==> flow/design.v <==
module wm8731_i2c_master #(
    parameter CLK_FREQ = 50000000,     
    parameter I2C_FREQ = 100000        
)(
    input  wire         clk,          
    input  wire         rst,          
    input  wire         start,        
    input  wire [15:0]  config_data,  
    output reg          done,         
    output reg          busy,         
    output reg          i2c_sclk,     
    inout  wire         i2c_sdin      
);
    localparam integer DIVIDER = CLK_FREQ / (I2C_FREQ * 2);
    localparam STATE_IDLE  = 0;
    localparam STATE_START = 1;
    localparam STATE_SEND  = 2;
    localparam STATE_ACK   = 3;
    localparam STATE_STOP  = 4;
    localparam STATE_DONE  = 5;
    reg [2:0] state;
    reg [4:0] bit_count;        
    reg [15:0] shift_reg;       
    reg [15:0] clk_div;         
    reg sdin_out;               
    reg sdin_oe;                
    assign i2c_sdin = sdin_oe ? sdin_out : 1'bz;
    always @(posedge clk or posedge rst) begin
        if (rst) begin
            clk_div <= 0;
            i2c_sclk <= 1;   
        end else begin
            if (clk_div == DIVIDER - 1) begin
                clk_div <= 0;
                i2c_sclk <= ~i2c_sclk;
            end else begin
                clk_div <= clk_div + 1;
            end
        end
    end
    always @(posedge clk or posedge rst) begin
        if (rst) begin
            state      <= STATE_IDLE;
            done       <= 0;
            busy       <= 0;
            sdin_out   <= 1;       
            sdin_oe    <= 1;       
            shift_reg  <= 0;
            bit_count  <= 0;
        end else begin
            case (state)
                STATE_IDLE: begin
                    done <= 0;
                    if (start) begin
                        busy <= 1;
                        sdin_out <= 1;
                        sdin_oe  <= 1;
                        state    <= STATE_START;
                    end
                end
                STATE_START: begin
                    if (i2c_sclk == 1) begin
                        sdin_out <= 0;  
                        shift_reg <= config_data;
                        bit_count <= 15;
                        state     <= STATE_SEND;
                    end
                end
                STATE_SEND: begin
                    if (i2c_sclk == 0 && clk_div == 0) begin
                        sdin_out <= shift_reg[bit_count];
                        if (bit_count == 0)
                            state <= STATE_ACK;  
                        else
                            bit_count <= bit_count - 1;
                    end
                end
                STATE_ACK: begin
                    sdin_oe <= 0;  
                    if (i2c_sclk == 0 && clk_div == 0) begin
                        state <= STATE_STOP;
                    end
                end
                STATE_STOP: begin
                    sdin_oe  <= 1;   
                    sdin_out <= 0;   
                    if (i2c_sclk == 1) begin
                        sdin_out <= 1;  
                        state    <= STATE_DONE;
                    end
                end
                STATE_DONE: begin
                    busy  <= 0;
                    done  <= 1;
                    state <= STATE_IDLE;
                end
                default: state <= STATE_IDLE;
            endcase
        end
    end
endmodule
Tool chain data of wm8731_i2c_master
The steps from the RTL of wm8731_i2c_master to its reports follow in flow order.
Line numbers count from 1 in the design file above.
Library cell names are shortened.
{"block": "setup", "top": "wm8731_i2c_master", "clk_port": "clk", "library": "sky130hd", "lib_corner": "tt_025C_1v80"}

Word-level counts
Yosys after proc, flatten, opt, wreduce and memory -nomap, before mapping. Memory bits, and registers merged into a memory's read port (data or address), are not among the register bits. Print and check cells are not counted. Equal cells are merged and count once.
{"block": "bits", "regBits": 45, "latch_bits": 0, "mem_bits_rw": 0, "mem_bits_ro": 0, "clocked_rd_ports_x_width": 0, "mem_count": 0, "input_bits": 19, "output_inout_bits": 4, "wordCells": 61}
{"block": "op_classes", "addsub": 2, "multipliers": 0, "n_div": 0, "n_cmp": 0, "eq_ne": 13, "n_shift": 1, "n_mux": 21, "bitwise": 1, "reduce_and_logical": 14}
{"block": "ops", "op": "3-bit two-way mux", "count": 6}
{"block": "ops", "op": "16-bit by 1-bit adder with 16-bit output with constant B", "count": 1}
{"block": "ops", "op": "16-bit by 5-bit variable part select with 1-bit output", "count": 1}
{"block": "ops", "op": "16-bit by 8-bit == test with 1-bit output with constant B", "count": 1}
{"block": "ops", "op": "16-bit logical NOT", "count": 1}
{"block": "ops", "op": "16-bit two-way mux", "count": 1}
{"block": "ops", "op": "3-bit parallel mux with 5-bit select", "count": 1}
{"block": "ops", "op": "5-bit two-way mux", "count": 3}
{"block": "ops", "op": "2-bit inequality test with constant B", "count": 7}
{"block": "ops", "op": "5-bit parallel mux with 2-bit select", "count": 1}
{"block": "ops", "op": "4-bit AND reduction", "count": 2}
{"block": "ops", "op": "2-bit AND reduction", "count": 3}
{"block": "ops", "op": "3-bit by 2-bit == test with 1-bit output with constant B", "count": 2}
{"block": "ops", "op": "3-bit == test with constant B", "count": 2}
{"block": "ops", "op": "6-bit AND reduction", "count": 1}
{"block": "ops", "op": "5-bit by 1-bit subtractor with 5-bit output with constant B", "count": 1}
{"block": "ops", "op": "5-bit logical NOT", "count": 1}
{"block": "ops", "op": "1-bit two-way mux", "count": 5}
{"block": "ops", "op": "2-bit nonzero test", "count": 2}
{"block": "ops", "op": "4-bit nonzero test", "count": 1}
{"block": "ops", "op": "1-bit parallel mux with 4-bit select", "count": 1}
{"block": "ops", "op": "1-bit parallel mux with 2-bit select", "count": 2}
{"block": "ops", "op": "3-bit by 1-bit == test with 1-bit output with constant B", "count": 1}
{"block": "ops", "op": "3-bit logical NOT", "count": 1}
{"block": "ops", "op": "3-bit nonzero test", "count": 1}
{"block": "ops", "op": "1-bit parallel mux with 3-bit select", "count": 1}
{"block": "ops", "op": "1-bit logical AND", "count": 1}
{"block": "ops", "op": "1-bit inverter", "count": 1}

Logic depth
Yosys ltp: most cells in a row. Word level: on the elaborated netlist, between registers, memories and ports. Mapped: between sequential cells and ports; inverters and the memories' decode and read muxes count.
{"block": "logic_depth", "word_depth": 4, "ABC_AREA": 0, "depth_mapped": 8, "ltp_nobuf": 7}

Netlist
The flow's flattened synthesis, as Yosys stat reports it; memories are mapped. The netlist is that of the ABC_AREA named above (0 if unset); the other value can give another one.
{"block": "synth_totals", "mapped_cells": 196, "area_um2": 2233.4, "seq_area_um2": 1179.9, "flip_flops": 47, "buf_cells": 5}
{"block": "types", "cell_type": "dfrtp_1", "count": 44, "area_total_um2": 1.1E+03}
{"block": "types", "cell_type": "mux2_2", "count": 17, "area_total_um2": 191.434}
{"block": "types", "cell_type": "xnor2_1", "count": 11, "area_total_um2": 96.342}
{"block": "types", "cell_type": "dfstp_2", "count": 3, "area_total_um2": 78.826}
{"block": "types", "cell_type": "nor2_1", "count": 17, "area_total_um2": 63.811}
{"block": "types", "cell_type": "mux2i_1", "count": 6, "area_total_um2": 60.058}
{"block": "types", "cell_type": "nand2_1", "count": 16, "area_total_um2": 60.058}
{"block": "types", "cell_type": "ha_1", "count": 4, "area_total_um2": 50.048}
{"block": "types", "cell_type": "mux4_2", "count": 2, "area_total_um2": 45.043}
{"block": "types", "cell_type": "nand3_1", "count": 9, "area_total_um2": 45.043}
{"block": "types", "cell_type": "nand4_1", "count": 7, "area_total_um2": 43.792}
{"block": "types", "cell_type": "inv_1", "count": 10, "area_total_um2": 37.536}
{"block": "types", "cell_type": "xor2_1", "count": 4, "area_total_um2": 35.034}
{"block": "types", "cell_type": "and3_1", "count": 5, "area_total_um2": 31.28}
{"block": "types", "cell_type": "o31ai_1", "count": 3, "area_total_um2": 22.522}
{"block": "types", "cell_type": "nor4_4", "count": 1, "area_total_um2": 21.27}
{"block": "types", "cell_type": "o21ai_0", "count": 4, "area_total_um2": 20.019}
{"block": "types", "cell_type": "nand2b_1", "count": 3, "area_total_um2": 18.768}
Not listed: further types 22, cells in them 30.

Path before layout
OpenSTA on the mapped netlist: ideal clock, no wires. The path of least setup slack (recovery checks aside). Input and output delay are each 20% of the period. Register names are those of the netlist, which keeps one name where synthesis merged equal registers.
{"block": "synth_timing", "path_kind": "reg2reg", "start": "register bit_count[0]", "end": "register bit_count[0]", "period_ns": 2.21, "setup_ns": 0.126, "launch_ns": 0.000, "arrival_time_ns": 2.077, "required_time_ns": 2.084, "slack_ns": 0.007, "delay_ns": 2.203, "driving_pins": 8, "path_buffers": 1, "synth_period_reached_ns": 2.203}
"delay_ns" is the arrival time less input delay plus setup time.
"driving_pins" counts driving pins, that of a launching flip-flop among them; a cell with two outputs on the path counts twice.
"synth_period_reached_ns" is the clock period less the worst setup slack; recovery checks do not enter. This is arithmetic on one report: input and output delays are still those of the set period (20% each).
The rows between start and end are the longest chain of elaborated cells between them; the timing report does not say that the signal goes this way. Where chains are equally long, one stands for them.
A line is the first line of the expression or statement that the cell stems from. Yosys adds cells for indexed reads and writes and turns some case tables into memories.
At most two assigning lines are given for a register; there are more.
{"block": "synth_between", "cell_sequence": "dfrtp_1 buf_1 inv_1 ha_1 or3b_2 or2_2 and3_1 o311a_1", "elab_chain_len": 4, "cone_cells": 7, "lines_between": 4, "cone_classes": "1 x add/sub; 1 x eq/ne; 3 x mux; 2 x reduce/logical"}
{"block": "synth_rtl", "element": "from (decl)", "line": 22, "rtl": "reg [4:0] bit_count;"}
{"block": "synth_rtl", "element": "from (assign)", "line": 49, "rtl": "bit_count  <= 0;"}
{"block": "synth_rtl", "element": "from (assign)", "line": 75, "rtl": "bit_count <= bit_count - 1;"}
{"block": "synth_rtl", "element": "5-bit by 1-bit subtractor with 5-bit output", "line": 75}
{"block": "synth_rtl", "element": "5-bit two-way mux", "line": 72, "rtl": "if (bit_count == 0)"}
{"block": "synth_rtl", "element": "5-bit two-way mux", "line": 70, "rtl": "if (i2c_sclk == 0 && clk_div == 0) begin"}
{"block": "synth_rtl", "element": "5-bit parallel mux with 2-bit select", "line": 51, "rtl": "case (state)"}
{"block": "synth_rtl", "element": "to (assign)", "line": 49}
{"block": "synth_rtl", "element": "to (assign)", "line": 75}
{"block": "synth_rtl", "element": "to (decl)", "line": 22}

Timing after layout
Path of least setup slack in the final report of stored run 2 (OpenROAD, finished layout, wires in). Where an end is a register, its clock arrival counts in the times.
{"block": "layout_timing", "path_kind": "reg2reg", "start": "register bit_count[0]", "end": "register bit_count[0]", "period_ns": 3.61, "setup_ns": 0.12, "launch_ns": 0.29, "arrival_time_ns": 2.70, "required_time_ns": 3.78, "slack_ns": 1.08, "driving_pins": 8, "path_buffers": 1}
The rows between start and end are the longest chain of elaborated cells between them; the timing report does not say that the signal goes this way. Where chains are equally long, one stands for them.
At most two assigning lines are given for a register; there are more.
{"block": "layout_between", "cell_sequence": "dfrtp_1 buf_1 inv_1 ha_1 or3b_2 or2_2 and3_1 o311a_1", "elab_chain_len": 4, "cone_cells": 7, "lines_between": 4, "cone_classes": "1 x add/sub; 1 x eq/ne; 3 x mux; 2 x reduce/logical"}
{"block": "layout_rtl", "element": "from (decl)", "line": 22, "rtl": "reg [4:0] bit_count;"}
{"block": "layout_rtl", "element": "from (assign)", "line": 49, "rtl": "bit_count  <= 0;"}
{"block": "layout_rtl", "element": "from (assign)", "line": 75, "rtl": "bit_count <= bit_count - 1;"}
{"block": "layout_rtl", "element": "5-bit by 1-bit subtractor with 5-bit output", "line": 75}
{"block": "layout_rtl", "element": "5-bit two-way mux", "line": 72, "rtl": "if (bit_count == 0)"}
{"block": "layout_rtl", "element": "5-bit two-way mux", "line": 70, "rtl": "if (i2c_sclk == 0 && clk_div == 0) begin"}
{"block": "layout_rtl", "element": "5-bit parallel mux with 2-bit select", "line": 51, "rtl": "case (state)"}
{"block": "layout_rtl", "element": "to (assign)", "line": 49}
{"block": "layout_rtl", "element": "to (assign)", "line": 75}
{"block": "layout_rtl", "element": "to (decl)", "line": 22}

==> results <==
Settings and measured results of 2 stored flow runs for module wm8731_i2c_master (sky130hd), not sorted in any way. The constraints put input and output delay at 20% of the set period each and load the outputs with 0.01 pF.
"achieved_period_ns" is the run's clock period less its worst setup slack. It is reckoned from that one timing run; input and output delays stay at 20% of the period that was set.
By "critical_path_time_ns" is meant the share of the clock period that the worst setup path is allowed (20% is reserved at inputs, 20% at outputs), minus its slack. Clock arrival times at its registers enter into it.
By "total_power_mw" is meant OpenSTA's value without simulated activity: inputs other than the clock are taken to toggle once in ten clock periods, and the tool carries that through the logic.

{"run": "stored run 1", "settings": { "period_ns": 1.93, "CORE_UTILIZATION": 66, "HOLD_SLACK_MARGIN": -0.03, "CORE_ASPECT_RATIO": 0.88, "CELL_PAD_IN_SITES_GLOBAL_PLACEMENT": 2, "CELL_PAD_IN_SITES_DETAIL_PLACEMENT": 0, "ABC_AREA": 1, "GPL_TIMING_DRIVEN": 1, "CTS_CLUSTER_DIAMETER": 104, "MAX_ROUTING_LAYER": "met5", "CAP_MARGIN": 20, "CORE_MARGIN": 2, "SLEW_MARGIN": 20 }, "outcome": "not finished: placement ended with error GPL-0301"}
{"run": "stored run 2", "settings": { "period_ns": 3.61, "CORE_UTILIZATION": 18, "PLACE_DENSITY_LB_ADDON": 0.29, "CORE_ASPECT_RATIO": 1.88, "CELL_PAD_IN_SITES_DETAIL_PLACEMENT": 2, "GPL_TIMING_DRIVEN": 0, "GPL_ROUTABILITY_DRIVEN": 0, "CTS_CLUSTER_SIZE": 12, "CAP_MARGIN": 25, "SLEW_MARGIN": 5, "MIN_ROUTING_LAYER": "met2", "CORE_MARGIN": 2 }, "results": { "synth_area_um2": 2233.4, "die_um2": 13359.7, "finish.stdcell_area_um2": 2797.7, "utilization_pct": 23.2, "setup_worst_slack_ns": 1.078, "setupTns_ns": 0.000, "worst_hold_slack_ns": 0.474, "total_power_mw": 1.085, "achieved_period_ns": 2.532, "critical_path_time_ns": 2.53, "critical_path_kind": "reg2reg" }}
